==> flow/design.v <==
module lower_layer_2_1_ctrl  (
    input clk,rst_n,load,cmp1,cmp2,
    output swap ,update,done,sel
);
    reg swap_nx,swap_r; 
    reg update_nx,update_r;
    reg done_nx,done_r;
    reg sel_nx,sel_r;
    reg [1:0] small_count_nx ,small_count_r , large_count_nx, large_count_r;
    reg [1:0] data_count_nx,data_count_r;
    enum bit [1:0] {IDLE , CMP2 , CMP1 ,WAIT} current_state , next_state;
    always @ (posedge clk , negedge rst_n)begin
        if(!rst_n)begin
            current_state<=IDLE;
            swap_r<='b0;
            update_r<='b0;
            done_r<='b0;
            sel_r<='b0;
            data_count_r<='b0;
            large_count_r<='b0;
            small_count_r<='b0;
        end
        else begin
            current_state<=next_state;
            swap_r<=swap_nx;
            update_r<=update_nx;
            done_r<=done_nx;
            sel_r<=sel_nx; 
            data_count_r<=data_count_nx;
            large_count_r<=large_count_nx;   
            small_count_r<=small_count_nx;
        end
    end
    always @ (*)begin
        next_state=current_state;
        swap_nx='b0;
        update_nx=update_r;
        done_nx=done_r;               
        sel_nx=sel_r;  
        data_count_nx = data_count_r;
        small_count_nx =small_count_r;
        large_count_nx =large_count_r;
        case(current_state)
            IDLE:begin
                if(load==1'b1)begin
                    next_state=CMP2;
                    done_nx='b0;    
                end
            end
            CMP2:begin
                if(cmp2)begin  
                    swap_nx=1'b1;
                    next_state=WAIT;
                end
                else begin
                    next_state=CMP1;
                end
            end
            WAIT:begin
                     next_state=CMP1;
            end
            CMP1:begin
                if(data_count_r==2'd3)begin
                    next_state=IDLE;
                    done_nx=1'b1;
                    update_nx=1'b0;
                    sel_nx=1'b0;
                    data_count_nx='b0;
                    large_count_nx='b0;
                    small_count_nx='b0;
                end
                else begin
                    if(swap_r==1'b1)begin  
                        update_nx=1'b0;
                    end
                    else if (large_count_r==2'd2)begin
                        update_nx=1'b1;
                        data_count_nx=data_count_r+1;
                        sel_nx=1'b1;
                    end
                    else if (small_count_r==2'd1)begin
                        sel_nx=1'b0;
                        update_nx=1'b1;
                        data_count_nx=data_count_r+1;
                        large_count_nx=large_count_r+1;
                        swap_nx=1'b1;
                        if(large_count_r==2'd1)begin
                            swap_nx=1'b0;
                        end
                    end
                    else if (cmp1==1'b0)begin   
                        sel_nx=1'b0;
                        swap_nx=1'b1;
                        update_nx=1'b1;
                        large_count_nx=large_count_r+1;
                        data_count_nx=data_count_r+1;
                        if(large_count_r==2'd1)begin
                            swap_nx=1'b0;
                        end
                    end
                    else if (cmp1==1'b1)begin  
                        sel_nx=1'b1;
                        data_count_nx=data_count_r+1;
                        small_count_nx=small_count_r+1;
                        update_nx=1'b1;
                    end
                end
            end
        endcase
    end
    assign swap =swap_r;
    assign update = update_r;
    assign sel = sel_r;
    assign done = done_r;
endmodule
module lower_layer_2_1_datapath #(
    parameter DATA_WIDTH=8
) (
    input clk , rst_n , load,swap, sel,
    input [DATA_WIDTH-1:0]  data_0,data_1,data_2,
    output [DATA_WIDTH-1:0] sorted_data ,
    output cmp1 , cmp2   
);
    reg      [DATA_WIDTH-1:0]    data_0_r;
    wire     [DATA_WIDTH-1:0]    data_1_r;
    wire     [DATA_WIDTH-1:0]    data_2_r;
    always @ (posedge clk , negedge rst_n)begin
        if(!rst_n)begin
            data_0_r<= 'b0;
            end
        else if(load==1'b1)begin
            data_0_r<=data_0;
        end
    end
     swap_unit #(  .DATA_WIDTH(DATA_WIDTH)) swap_unit_inst (
     .clk(clk) , .rst_n(rst_n),.load(load),.swap(swap),
    .data_1(data_1) ,
    .data_2(data_2) ,
    .s_data_1(data_1_r) ,
    .s_data_2(data_2_r) 
);
    assign cmp1= data_0_r<data_1_r ? 1'b1:1'b0;  
    assign cmp2= data_1_r>data_2_r ? 1'b1:1'b0;  
    assign sorted_data = (sel==1'b1) ? data_0_r:data_1_r;
endmodule
module lower_layer_2_1_ctrl_top #(
    parameter DATA_WIDTH=8
) (
    input clk , rst_n,load , 
    input [DATA_WIDTH-1:0] data_0, data_1, data_2,
    output done , update ,
    output[DATA_WIDTH-1:0] sorted_data 
);
    wire cmp1,cmp2,swap,sel;
     lower_layer_2_1_datapath #( .DATA_WIDTH(DATA_WIDTH)) lower_data_path
     (
     .clk(clk) , .rst_n(rst_n) , .load(load),.swap(swap),.sel(sel),
     .data_0(data_0),.data_1(data_1),.data_2(data_2),
     .sorted_data(sorted_data) ,
     .cmp1(cmp1) , .cmp2(cmp2));   
    lower_layer_2_1_ctrl     lower_2_1_ctr_inst (
     .clk(clk),.rst_n(rst_n),.load(load),.cmp1(cmp1),.cmp2(cmp2),
     .swap(swap) ,.update(update),.done(done),.sel(sel)
);
endmodule
module swap_unit #(
    parameter DATA_WIDTH=8
) (
    input clk , rst_n,load,swap,
    input       [DATA_WIDTH-1:0] data_1 ,
    input       [DATA_WIDTH-1:0] data_2 ,
    output reg  [DATA_WIDTH-1:0] s_data_1 ,
    output reg  [DATA_WIDTH-1:0] s_data_2 
);
    always @ (posedge clk , negedge rst_n)begin
        if(!rst_n)begin
            s_data_1<='b0;
            s_data_2<='b0;
        end
        else if  (swap==1'b1)begin
            s_data_1<=s_data_2;
            s_data_2<=s_data_1;
        end
        else if (load==1'b1)begin
            s_data_1<=data_1;
            s_data_2<=data_2;  
        end
    end
endmodule
Reports on lower_layer_2_1_ctrl_top
What the tools print for lower_layer_2_1_ctrl_top, step after step. Lines are those of the file above, counted from 1. Operators carry their Yosys type and port widths (W data, S select, Z words). Cell names lack the library's common part. Not given: --

Top: lower_layer_2_1_ctrl_top. Clock: clk. Library: sky130hd. Library corner: tt_025C_1v80.

Word-level counts
Counts by Yosys on the flattened word-level netlist (proc, flatten, opt, wreduce; memories kept). Register bits leave out memories and registers merged into their read ports (data or address). Print and check cells are left out.

Bitwise gates (word level): 2. Under add/sub/neg operators stands 3. Under eq/ne operators stands 14. The entry for mux-type cells reads 46. Reductions and logical operators: 10. For order comparisons the number is 2.

Operators with widths (number): $mux W8 (5); $mux W2 (17); $mux W1 (21); $ne A3 B2 Y1 const B (3); $eq A2 B2 Y1 const B (4); $gt A8 B8 Y1 (1); $lt A8 B8 Y1 (1); $pmux W2 S4 (1); $add A2 B1 Y2 const B (3); $eq A2 B1 Y1 const B (3); $reduce_and A5 Y1 (1); $reduce_and A2 Y1 (2); $reduce_or A2 Y1 (2); $ne A4 B2 Y1 const B (1); $reduce_and A4 Y1 (1); $ne A3 B3 Y1 const B (1); $reduce_and A3 Y1 (1); $reduce_or A3 Y1 (1); $pmux W1 S3 (1); $not A1 Y1 (2); $ne A2 B1 Y1 const B (1); $ne A2 B2 Y1 const B (1); $logic_not A2 Y1 (1); $reduce_bool A2 Y1 (1); $pmux W1 S2 (1).

The figure for input bits is 27. The entry for output and inout port bits reads 10. Flip-flop bits (word level): 36. Word-level cells: 88.

Depth
Yosys ltp: most cells in a row. Word level: on the elaborated netlist, between registers, memories and ports. Mapped: between sequential cells and ports; inverters and the memories' decode and read muxes count.

For depth after elaboration the number is 8. ABC_AREA: 0. Mapped depth: 7. The entry for mapped depth without buffers reads 7.

Synthesis result
The flow's flattened synthesis, as Yosys stat reports it; memories are mapped. The netlist is that of the ABC_AREA named above (0 if unset); the other value can give another one. Totals and module areas in this step are rounded.

Sequential area: 952 um2. The entry for cells in the netlist reads 215. The entry for flip-flop cells reads 38. Under synthesis area stands 2150 um2. For buffer cells the number is 10.

Cells by type: dfrtp_1 (number 37, total area 925.888 um2); ha_1 (number 19, total area 237.728 um2); mux2i_1 (number 17, total area 170.163 um2); o21ai_0 (number 27, total area 135.13 um2); mux2_2 (number 9, total area 101.347 um2); nand2_1 (number 26, total area 97.594 um2); inv_1 (number 25, total area 93.84 um2); a21o_1 (number 5, total area 37.536 um2); clkbuf_1 (number 7, total area 26.275 um2); dfstp_2 (number 1, total area 26.275 um2); a21oi_1 (number 4, total area 20.019 um2); nand2b_1 (number 3, total area 18.768 um2); a211o_1 (number 2, total area 17.517 um2); and4_1 (number 2, total area 17.517 um2); a2111oi_2 (number 1, total area 15.014 um2); nor2_1 (number 4, total area 15.014 um2); and2_1 (number 2, total area 12.512 um2); and3_1 (number 2, total area 12.512 um2).

Other cell types: 20; their cells: 22. The figures by module come from a second, unflattened synthesis with its own total; it is not the netlist above.

Under cell total of the unflattened synthesis stands 227. Area (unflattened synthesis): 2230 um2.

Each row is one instance without its submodules.

By module: swap_unit (DATA_WIDTH=8) (cells 69, times used 1, seq. area 400 um2, area 746 um2); lower_layer_2_1_datapath (DATA_WIDTH=8) (cells 83, times used 1, seq. area 200 um2, area 744 um2); lower_layer_2_1_ctrl (cells 75, times used 1, seq. area 352 um2, area 736 um2); lower_layer_2_1_ctrl_top (cells 0, times used 1, seq. area 0.0 um2, area 0.0 um2).

Worst setup path after synthesis
OpenSTA on the mapped netlist: ideal clock, no wires. The path of least setup slack (recovery checks aside). Input and output delay are each 20% of the period. Register names are those of the netlist, which keeps one name where synthesis merged equal registers.

Path type: input-to-reg. Start: input port load. End: register lower_data_path.swap_unit_inst.s_data_1[5]. Under data required time stands 4.485 ns. Slack: 2.568 ns. The figure for arrival is 1.916 ns. The figure for stages is 4. The entry for buffers on the path reads 2. For path delay the number is 1.127 ns. The figure for launch time at the first pin is 0.924 ns. The entry for setup time reads 0.135 ns. The figure for clock period is 4.62 ns. External input delay: 0.924 ns. For synthesis period reached the number is 2.052 ns.

"path delay" is the arrival time less input delay plus setup time. "stages" counts driving pins, that of a launching flip-flop among them; a cell with two outputs on the path counts twice. "synthesis period reached" is the clock period less the worst setup slack; recovery checks do not enter. This is arithmetic on one report: input and output delays are still those of the set period (20% each). The rows between start and end are the longest chain of elaborated cells between them; the timing report does not say that the signal goes this way. Where chains are equally long, one stands for them. Each line given opens the expression or statement behind the cell; cells for indexed reads and writes are added by Yosys, which also makes memories of some case tables. A register here has more assigning lines than the two given.

Cells stage by stage: clkbuf_1 > clkbuf_1 > mux2i_1 > o21ai_0. Cells in the longest elaborated chain: 2. For elaborated cells on any way between the ends the number is 3. The entry for source lines of those cells reads 2. Classes of those cells: mux: 2; reduce/logical: 1.

Ends and longest elaborated chain, after synthesis: start, declared (RTL line 149) `input clk , rst_n,load ,`; $mux W8 (RTL line 184) `else if (load==1'b1)begin`; $mux W8 (RTL line 180) `else if  (swap==1'b1)begin`; end, assigned (RTL line 181) `s_data_1<=s_data_2;`; end, assigned (RTL line 185) `s_data_1<=data_1;`; end, declared (RTL line 172) `output reg  [DATA_WIDTH-1:0] s_data_1 ,`.

Worst path after layout
Path of least setup slack in the final report of record 1 (OpenROAD, finished layout, wires in). Where an end is a register, its clock arrival counts in the times.

Path type: reg-to-reg. Start: register (no name shown). End: register lower_2_1_ctr_inst.current_state. The entry for buffers on the path reads 1. Under data required time stands 1.96 ns. The figure for clock period is 1.65 ns. The entry for setup time reads 0.05 ns. The figure for stages is 8. The figure for launch time at the first pin is 0.36 ns. Slack: -0.44 ns. The figure for arrival is 2.40 ns.

Where an end lacks its bit number, it is one bit of the signal, or one of the new flip-flops if synthesis recoded a state register.

Cells stage by stage: dfrtp_1 > buf_4 > ha_1 > and3_4 > a221o_1 > a221oi_2 > a31o_2 > a211o_1.

Ends and longest elaborated chain, post-layout: end, assigned (RTL line 14) `current_state<=IDLE;`; end, assigned (RTL line 24) `current_state<=next_state;`; end, declared (RTL line 11) `enum bit [1:0] {IDLE , CMP2 , CMP1 ,WAIT} current_state , next_state;`.

Chain of elaborated cells between the ends: none given.

Data sheet: physical implementation of lower_layer_2_1_ctrl_top

Top module lower_layer_2_1_ctrl_top; platform sky130hd; tools Yosys and OpenROAD; 2 stored runs in no particular order. Input and output delays are each 20% of the period that was set; the output load is 0.01 pF. "period achieved" is the run's clock period less its worst setup slack. It is reckoned from that one timing run; input and output delays stay at 20% of the period that was set. "time on the worst setup path" = time allowed to the worst setup path (clock period - input delay - output delay, where it has them) - its slack; a late launch clock adds to it, a late capture clock takes from it. "total power of the final layout" is the tool's figure for a default switching activity; nothing was simulated. The measured numbers are rounded.

Files of record 1:
==> flow/run.sh <==
#!/bin/bash
# the make line also repeats the synthesis and layout settings of config.mk as NAME=value (left out here)
make -C /OpenROAD-flow-scripts/flow DESIGN_CONFIG=/design/flow/config.mk WORK_HOME=/design/flow/orfs CLKGATE_MAP_FILE= finish
==> flow/config.mk <==
export PLATFORM = sky130hd
export DESIGN_NAME = lower_layer_2_1_ctrl_top
export DESIGN_NICKNAME = lower_layer_2_1_ctrl_top
export VERILOG_FILES = /design/flow/design.v
export SDC_FILE = /design/flow/constraint.sdc
export NUM_CORES = 4
export LEC_CHECK = 0
export CAP_MARGIN = 30
export CORE_MARGIN = 2
export CORE_UTILIZATION = 64
export CTS_CLUSTER_DIAMETER = 325
export GPL_TIMING_DRIVEN = 0
export HOLD_SLACK_MARGIN = 0.19
export PLACE_DENSITY_LB_ADDON = 0.22
export SETUP_SLACK_MARGIN = 0.26
export SLEW_MARGIN = 20
export TNS_END_PERCENT = 55
==> flow/constraint.sdc <==
create_clock -name core_clock -period 1.65 [get_ports {clk}]
set_input_delay 0.3300 -clock core_clock [delete_from_list [all_inputs] [get_ports {clk}]]
set_output_delay 0.3300 -clock core_clock [all_outputs]
set_load 0.01 [all_outputs]

Results of record 1. For the overall die area the run shows 3840 um2. The measured total power of the final layout is 6060 µW. The time on the worst setup path stands at 2.09 ns. Worst setup path kind: reg-to-reg. The summed negative setup slack stands at -3.15 ns. The Yosys chip area after synthesis reads 2150 um2. The standard-cell area of the final layout reads 3050 um2. For the period achieved the run shows 2.093 ns. The post-layout utilization stands at 92.8%. The worst setup slack after layout is -0.443 ns.

Files of record 2:
==> flow/run.sh <==
#!/bin/bash
# the make line also repeats the synthesis and layout settings of config.mk as NAME=value (left out here)
make -C /OpenROAD-flow-scripts/flow DESIGN_CONFIG=/design/flow/config.mk WORK_HOME=/design/flow/orfs CLKGATE_MAP_FILE= finish
==> flow/config.mk <==
export PLATFORM = sky130hd
export DESIGN_NAME = lower_layer_2_1_ctrl_top
export DESIGN_NICKNAME = lower_layer_2_1_ctrl_top
export VERILOG_FILES = /design/flow/design.v
export SDC_FILE = /design/flow/constraint.sdc
export NUM_CORES = 4
export LEC_CHECK = 0
export CAP_MARGIN = 20
export CELL_PAD_IN_SITES_DETAIL_PLACEMENT = 1
export CORE_MARGIN = 2
export CORE_UTILIZATION = 68
export CTS_CLUSTER_DIAMETER = 331
export CTS_CLUSTER_SIZE = 85
export GPL_ROUTABILITY_DRIVEN = 0
export GPL_TIMING_DRIVEN = 0
export MIN_ROUTING_LAYER = met1
export PLACE_DENSITY = 0.43
export SETUP_SLACK_MARGIN = 0.33
export SLEW_MARGIN = 20
==> flow/constraint.sdc <==
create_clock -name core_clock -period 1.44 [get_ports {clk}]
set_input_delay 0.2880 -clock core_clock [delete_from_list [all_inputs] [get_ports {clk}]]
set_output_delay 0.2880 -clock core_clock [all_outputs]
set_load 0.01 [all_outputs]

Outcome of record 2: stopped before the end: placement reported DPL-0033.
