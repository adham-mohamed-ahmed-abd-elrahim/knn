==> flow/design.v <==
module lower_layer_2_0_ctrl  (
    input clk,rst_n,load,cmp2,
    output swap ,update,done,sel
);
    reg swap_nx,swap_r; 
    reg update_nx,update_r;
    reg done_nx,done_r;
    reg sel_nx,sel_r;
    reg [1:0] data_count_nx, data_count_r;
    enum bit  {IDLE , SWAP} current_state , next_state;
    reg  swap_done_nx,swap_done_r;
    always @ (posedge clk , negedge rst_n)begin
        if(!rst_n)begin
            current_state<=IDLE;
            swap_r<='b0;
            update_r<='b0;
            done_r<='b0;
            sel_r<='b0;
            data_count_r<='b0;
            swap_done_r='b0;
        end
        else begin
            current_state<=next_state;
            swap_r<=swap_nx;
            update_r<=update_nx;
            done_r<=done_nx;
            sel_r<=sel_nx; 
            data_count_r<=data_count_nx;
            swap_done_r=swap_done_nx;
        end
    end
    always @ (*)begin
        next_state=current_state;
        swap_nx=swap_r;
        update_nx=update_r;
        done_nx=done_r;               
        sel_nx=sel_r;  
        data_count_nx=data_count_r;
        swap_done_nx=swap_done_r;
        case(current_state)
            IDLE:begin
                if(load==1'b1)begin
                    next_state=SWAP;
                    done_nx='b0;    
                end
            end
            SWAP:begin
                if(data_count_r==2'd2)begin
                    swap_nx=1'b0;
                    update_nx=1'b0;
                    done_nx=1'b1;
                    next_state=IDLE;
                end
                if(cmp2 && !(swap_done_r))begin
                    swap_nx=1'b1;
                    swap_done_nx=1'b1;
                end
                else begin
                    update_nx=1'b1;
                    swap_nx=1'b1;
                    data_count_nx=data_count_r+1;
                end
            end
        endcase
    end
    assign swap =swap_r;
    assign update = update_r;
    assign sel = sel_r;
    assign done = done_r;
endmodule
module lower_layer_2_0_datapath #(
    parameter DATA_WIDTH=8
) (
    input clk , rst_n , load,swap, sel,
    input [DATA_WIDTH-1:0]  data_0,data_1,
    output [DATA_WIDTH-1:0] sorted_data ,
    output   cmp2   
);
    reg      [DATA_WIDTH-1:0]    data_0_r;
    wire     [DATA_WIDTH-1:0]    data_1_r;
     swap_unit #(  .DATA_WIDTH(DATA_WIDTH)) swap_unit_inst (
     .clk(clk) , .rst_n(rst_n),.load(load),.swap(swap),
    .data_1(data_1) ,
    .data_2(data_2) ,
    .s_data_1(data_0_r) ,
    .s_data_2(data_1_r) 
);
    assign cmp2= data_0_r>data_1_r ? 1'b1:1'b0;  
    assign sorted_data = data_1_r;
endmodule
module lower_layer_2_0_ctrl_top #(
    parameter DATA_WIDTH=8
) (
    input clk , rst_n,load , 
    input [DATA_WIDTH-1:0] data_0, data_1,
    output done , update ,
    output[DATA_WIDTH-1:0] sorted_data 
);
    wire cmp2,swap,sel;
 lower_layer_2_0_datapath #(
     .DATA_WIDTH(DATA_WIDTH)
 ) lower_layer_2_0_datapath_inst (
     .clk(clk) , .rst_n(rst_n) , .load(load),.swap(swap), .sel(sel),
    .data_0(data_0),.data_1(data_1),
    .sorted_data(sorted_data) ,
    .cmp2(cmp2)   
);
 lower_layer_2_0_ctrl  lower_layer_2_0_ctrl_inst (
     .clk(clk),.rst_n(rst_n),.load(load),.cmp2(cmp2),
     .swap(swap) ,.update(update),.done(done),.sel(sel)
);
endmodule
module swap_unit #(
    parameter DATA_WIDTH=8
) (
    input clk , rst_n,load,swap,
    input       [DATA_WIDTH-1:0] data_1 ,
    input       [DATA_WIDTH-1:0] data_2 ,
    output reg  [DATA_WIDTH-1:0] s_data_1 ,
    output reg  [DATA_WIDTH-1:0] s_data_2 
);
    always @ (posedge clk , negedge rst_n)begin
        if(!rst_n)begin
            s_data_1<='b0;
            s_data_2<='b0;
        end
        else if  (swap==1'b1)begin
            s_data_1<=s_data_2;
            s_data_2<=s_data_1;
        end
        else if (load==1'b1)begin
            s_data_1<=data_1;
            s_data_2<=data_2;  
        end
    end
endmodule
== Tool chain data of lower_layer_2_0_ctrl_top ==
What the tools print for lower_layer_2_0_ctrl_top, step after step.
Line numbers count from 1 in the design file above.
A cell with n/a has no value.

* Top module: lower_layer_2_0_ctrl_top
* Clock port: clk
* Standard-cell library: sky130hd
* Library corner: tt_025C_1v80

== After elaboration ==
Yosys after proc, flatten, opt, wreduce and memory -nomap, before mapping. Memory bits, and registers merged into a memory's read port (data or address), are not among the register bits. Print and check cells are not counted. Equal cells are merged and count once.

* Output and inout port bits: 10
* Flip-flop bits (word level): 23

* $lt $le $gt $ge: 1
* Add/sub/neg operators: 1
* Mux-type cells: 19
* Bitwise gates (word level): 1
* Reductions and logical operators: 7
* Equality and inequality tests: 6

{| class="wikitable"
|+ Operators by type and width
! operator !! count
|-
| 8-bit two-way mux || 4
|-
| 1-bit two-way mux || 11
|-
| 2-bit != test with constant B || 4
|-
| 2-bit AND reduction || 4
|-
| 8-bit greater-than comparator || 1
|-
| 1-bit parallel mux with 2-bit select || 2
|-
| 2-bit two-way mux || 2
|-
| 3-bit != test with constant B || 1
|-
| 2-bit by 1-bit adder with 2-bit output with constant B || 1
|-
| 2-bit equality test with constant B || 1
|-
| 2-bit nonzero test || 1
|-
| 1-bit logical AND || 1
|-
| 1-bit NOT || 1
|-
| 1-bit logical NOT || 1
|}

== Depth ==
Longest topological path by Yosys (ltp), each cell counted once; first at word level (registers and memories cut), then after technology mapping (sequential cells cut; the memories' decode and read muxes count).

* Depth after elaboration: 5
* ABC_AREA: 0
* Mapped depth: 7
* Mapped depth without buffers: 7

== After synthesis ==
The flow's flattened synthesis, as Yosys stat reports it; memories are mapped. The netlist is that of the ABC_AREA named above (0 if unset); the other value can give another one.

* Mapped flip-flops: 23
* Cells in the netlist: 119
* Sequential area: 575.6 µm²
* Chip area (Yosys): 1188.6 µm²

{| class="wikitable"
|+ Cell types
! cell !! count !! total area (µm²)
|-
| sky130_fd_sc_hd__dfrtp_1 || 23 || 575.552
|-
| sky130_fd_sc_hd__ha_1 || 9 || 112.608
|-
| sky130_fd_sc_hd__mux2i_1 || 8 || 80.077
|-
| sky130_fd_sc_hd__nand2_1 || 18 || 67.565
|-
| sky130_fd_sc_hd__o21ai_0 || 12 || 60.058
|-
| sky130_fd_sc_hd__o31ai_1 || 7 || 52.55
|-
| sky130_fd_sc_hd__inv_1 || 10 || 37.536
|-
| sky130_fd_sc_hd__o211ai_1 || 3 || 22.522
|-
| sky130_fd_sc_hd__a21oi_1 || 3 || 15.014
|-
| sky130_fd_sc_hd__clkbuf_1 || 4 || 15.014
|-
| sky130_fd_sc_hd__nor2b_4 || 1 || 13.763
|-
| sky130_fd_sc_hd__nand2b_1 || 2 || 12.512
|-
| sky130_fd_sc_hd__nand4_1 || 2 || 12.512
|-
| sky130_fd_sc_hd__o211ai_2 || 1 || 12.512
|-
| sky130_fd_sc_hd__or2_2 || 2 || 12.512
|-
| sky130_fd_sc_hd__nor2_1 || 3 || 11.261
|-
| sky130_fd_sc_hd__a21oi_2 || 1 || 8.758
|-
| sky130_fd_sc_hd__a22o_1 || 1 || 8.758
|}

Other cell types: 9; their cells: 9.
The figures by module come from a second, unflattened synthesis with its own total; it is not the netlist above.

* Cells (unflattened synthesis): 123
* Area total of the unflattened synthesis: 1256.2 µm²

Each row is one instance without its submodules.

{| class="wikitable"
|+ By module
! module !! cells !! area (µm²) !! times used !! sequential area (µm²)
|-
| swap_unit (DATA_WIDTH=8) || 69 || 745.7 || 1 || 400.4
|-
| lower_layer_2_0_ctrl || 26 || 290.3 || 1 || 175.2
|-
| lower_layer_2_0_datapath (DATA_WIDTH=8) || 28 || 220.2 || 1 || 0.0
|-
| lower_layer_2_0_ctrl_top || 0 || 0.0 || 1 || 0.0
|}

== Worst setup path after synthesis ==
Path of least setup slack by OpenSTA after synthesis, without wires, with an ideal clock, recovery checks aside; 20% of the period is set as input and as output delay. Where synthesis merged equal registers, the netlist keeps one of their names.

* Path type: register -> register
* Start: register lower_layer_2_0_datapath_inst.swap_unit_inst.s_data_2[1]
* End: register lower_layer_2_0_ctrl_inst.data_count_r[0]
* Clock period: 2.75 ns
* Stages: 8
* Data arrival time: 1.575 ns
* Slack: 1.086 ns
* Path buffers: 0
* Path delay: 1.665 ns
* Synthesis period reached: 1.664 ns

"path delay" is the arrival time less input delay plus setup time.
"stages" counts driving pins, that of a launching flip-flop among them; a cell with two outputs on the path counts twice.
"synthesis period reached" is the clock period less the worst setup slack; recovery checks do not enter. This is arithmetic on one report: input and output delays are still those of the set period (20% each).
Between the ends stands the longest chain of elaborated cells between them, by number of cells; it is not shown to be the way that was timed. Of several equally long chains one is given.
A line is the first line of the expression or statement that the cell stems from. Yosys adds cells for indexed reads and writes and turns some case tables into memories.
At most two assigning lines are given for a register; there are more.

* Cell sequence: sky130_fd_sc_hd__dfrtp_1 -> sky130_fd_sc_hd__inv_1 -> sky130_fd_sc_hd__ha_1 -> sky130_fd_sc_hd__nor2b_4 -> sky130_fd_sc_hd__o211ai_2 -> sky130_fd_sc_hd__a21oi_2 -> sky130_fd_sc_hd__or4_1 -> sky130_fd_sc_hd__o2111ai_1
* Length of the longest elaborated chain: 5
* Elaborated cells between the ends (all ways): 7
* RTL lines with such cells: 3

{| class="wikitable"
|+ Ends and longest elaborated chain, after synthesis
! element !! RTL line !! RTL
|-
| from (decl) || 120 || <nowiki>output reg  [DATA_WIDTH-1:0] s_data_2</nowiki>
|-
| from (assign) || 129 || <nowiki>s_data_2<=s_data_1;</nowiki>
|-
| from (assign) || 133 || <nowiki>s_data_2<=data_2;</nowiki>
|-
| 8-bit greater-than comparator || 88 || <nowiki>assign cmp2= data_0_r>data_1_r ? 1'b1:1'b0;</nowiki>
|-
| 1-bit two-way mux || 88 ||
|-
| 1-bit logical AND || 54 || <nowiki>if(cmp2 && !(swap_done_r))begin</nowiki>
|-
| 2-bit two-way mux || 54 ||
|-
| 2-bit two-way mux || 40 || <nowiki>case(current_state)</nowiki>
|-
| to (assign) || 19 || <nowiki>data_count_r<='b0;</nowiki>
|-
| to (assign) || 28 || <nowiki>data_count_r<=data_count_nx;</nowiki>
|-
| to (decl) || 9 || <nowiki>reg [1:0] data_count_nx, data_count_r;</nowiki>
|}

== Worst path after layout ==
From the final timing report of record 1: the path of least setup slack in the routed layout; clock arrival at registers is part of the times.

* Path type: register -> register
* Start: register lower_layer_2_0_datapath_inst.swap_unit_inst.s_data_2[7]
* End: register lower_layer_2_0_ctrl_inst.update_r
* Slack: -0.54 ns
* Path buffers: 2
* Data arrival time: 1.87 ns
* Stages: 9
* Clock period: 1.16 ns

Between the ends stands the longest chain of elaborated cells between them, by number of cells; it is not shown to be the way that was timed. Of several equally long chains one is given.
At most two assigning lines are given for a register; there are more.

* Cell sequence: sky130_fd_sc_hd__dfrtp_1 -> sky130_fd_sc_hd__inv_2 -> sky130_fd_sc_hd__ha_4 -> sky130_fd_sc_hd__nand4_1 -> sky130_fd_sc_hd__buf_4 -> sky130_fd_sc_hd__a21oi_4 -> sky130_fd_sc_hd__buf_4 -> sky130_fd_sc_hd__o21ai_2 -> sky130_fd_sc_hd__a22o_1
* Length of the longest elaborated chain: 5
* Elaborated cells between the ends (all ways): 7
* RTL lines with such cells: 3

{| class="wikitable"
|+ Ends and longest elaborated chain, after layout
! element !! RTL line !! RTL
|-
| from (decl) || 120 || <nowiki>output reg  [DATA_WIDTH-1:0] s_data_2</nowiki>
|-
| from (assign) || 129 || <nowiki>s_data_2<=s_data_1;</nowiki>
|-
| from (assign) || 133 || <nowiki>s_data_2<=data_2;</nowiki>
|-
| 8-bit greater-than comparator || 88 || <nowiki>assign cmp2= data_0_r>data_1_r ? 1'b1:1'b0;</nowiki>
|-
| 1-bit two-way mux || 88 ||
|-
| 1-bit logical AND || 54 || <nowiki>if(cmp2 && !(swap_done_r))begin</nowiki>
|-
| 1-bit two-way mux || 54 ||
|-
| 1-bit two-way mux || 40 || <nowiki>case(current_state)</nowiki>
|-
| to (assign) || 16 || <nowiki>update_r<='b0;</nowiki>
|-
| to (assign) || 25 || <nowiki>update_r<=update_nx;</nowiki>
|-
| to (decl) || 6 || <nowiki>reg update_nx,update_r;</nowiki>
|}

Measured data: module lower_layer_2_0_ctrl_top, platform sky130hd, 2 stored runs of the flow under differing settings, order arbitrary. Input and output delays are each 20% of the period that was set; the output load is 0.01 pF.
"total power after layout" is the tool's figure for a default switching activity; nothing was simulated.

=== Record 1 ===
{| class="wikitable"
! Setting !! Value
|-
| period_ns || 1.16
|-
| CORE_UTILIZATION || 15
|-
| SETUP_SLACK_MARGIN || 0.31
|-
| CORE_MARGIN || 7
|-
| CELL_PAD_IN_SITES_GLOBAL_PLACEMENT || 0
|-
| CELL_PAD_IN_SITES_DETAIL_PLACEMENT || 2
|-
| GPL_TIMING_DRIVEN || 1
|-
| SLEW_MARGIN || 40
|-
| MAX_ROUTING_LAYER || met5
|-
| CAP_MARGIN || 20
|-
! Result !! Value
|-
| Chip area after synthesis (Yosys) || 1188.6 µm²
|-
| Overall die area || 10613.1 µm²
|-
| Std-cell area (final layout) || 2482.4 µm²
|-
| Worst setup slack after layout || -0.544 ns
|-
| Total power after layout || 3652 uW
|}

=== Record 2 ===
{| class="wikitable"
! Setting !! Value
|-
| period_ns || 2.73
|-
| CORE_UTILIZATION || 58
|-
| SETUP_SLACK_MARGIN || 0.38
|-
| PLACE_DENSITY_LB_ADDON || 0.06
|-
| CORE_ASPECT_RATIO || 0.82
|-
| CELL_PAD_IN_SITES_DETAIL_PLACEMENT || 1
|-
| ABC_AREA || 1
|-
| CTS_CLUSTER_DIAMETER || 369
|-
| CAP_MARGIN || 20
|-
| CORE_MARGIN || 2
|-
| SLEW_MARGIN || 20
|}
Not finished: clock tree synthesis ended with error DPL-0033.
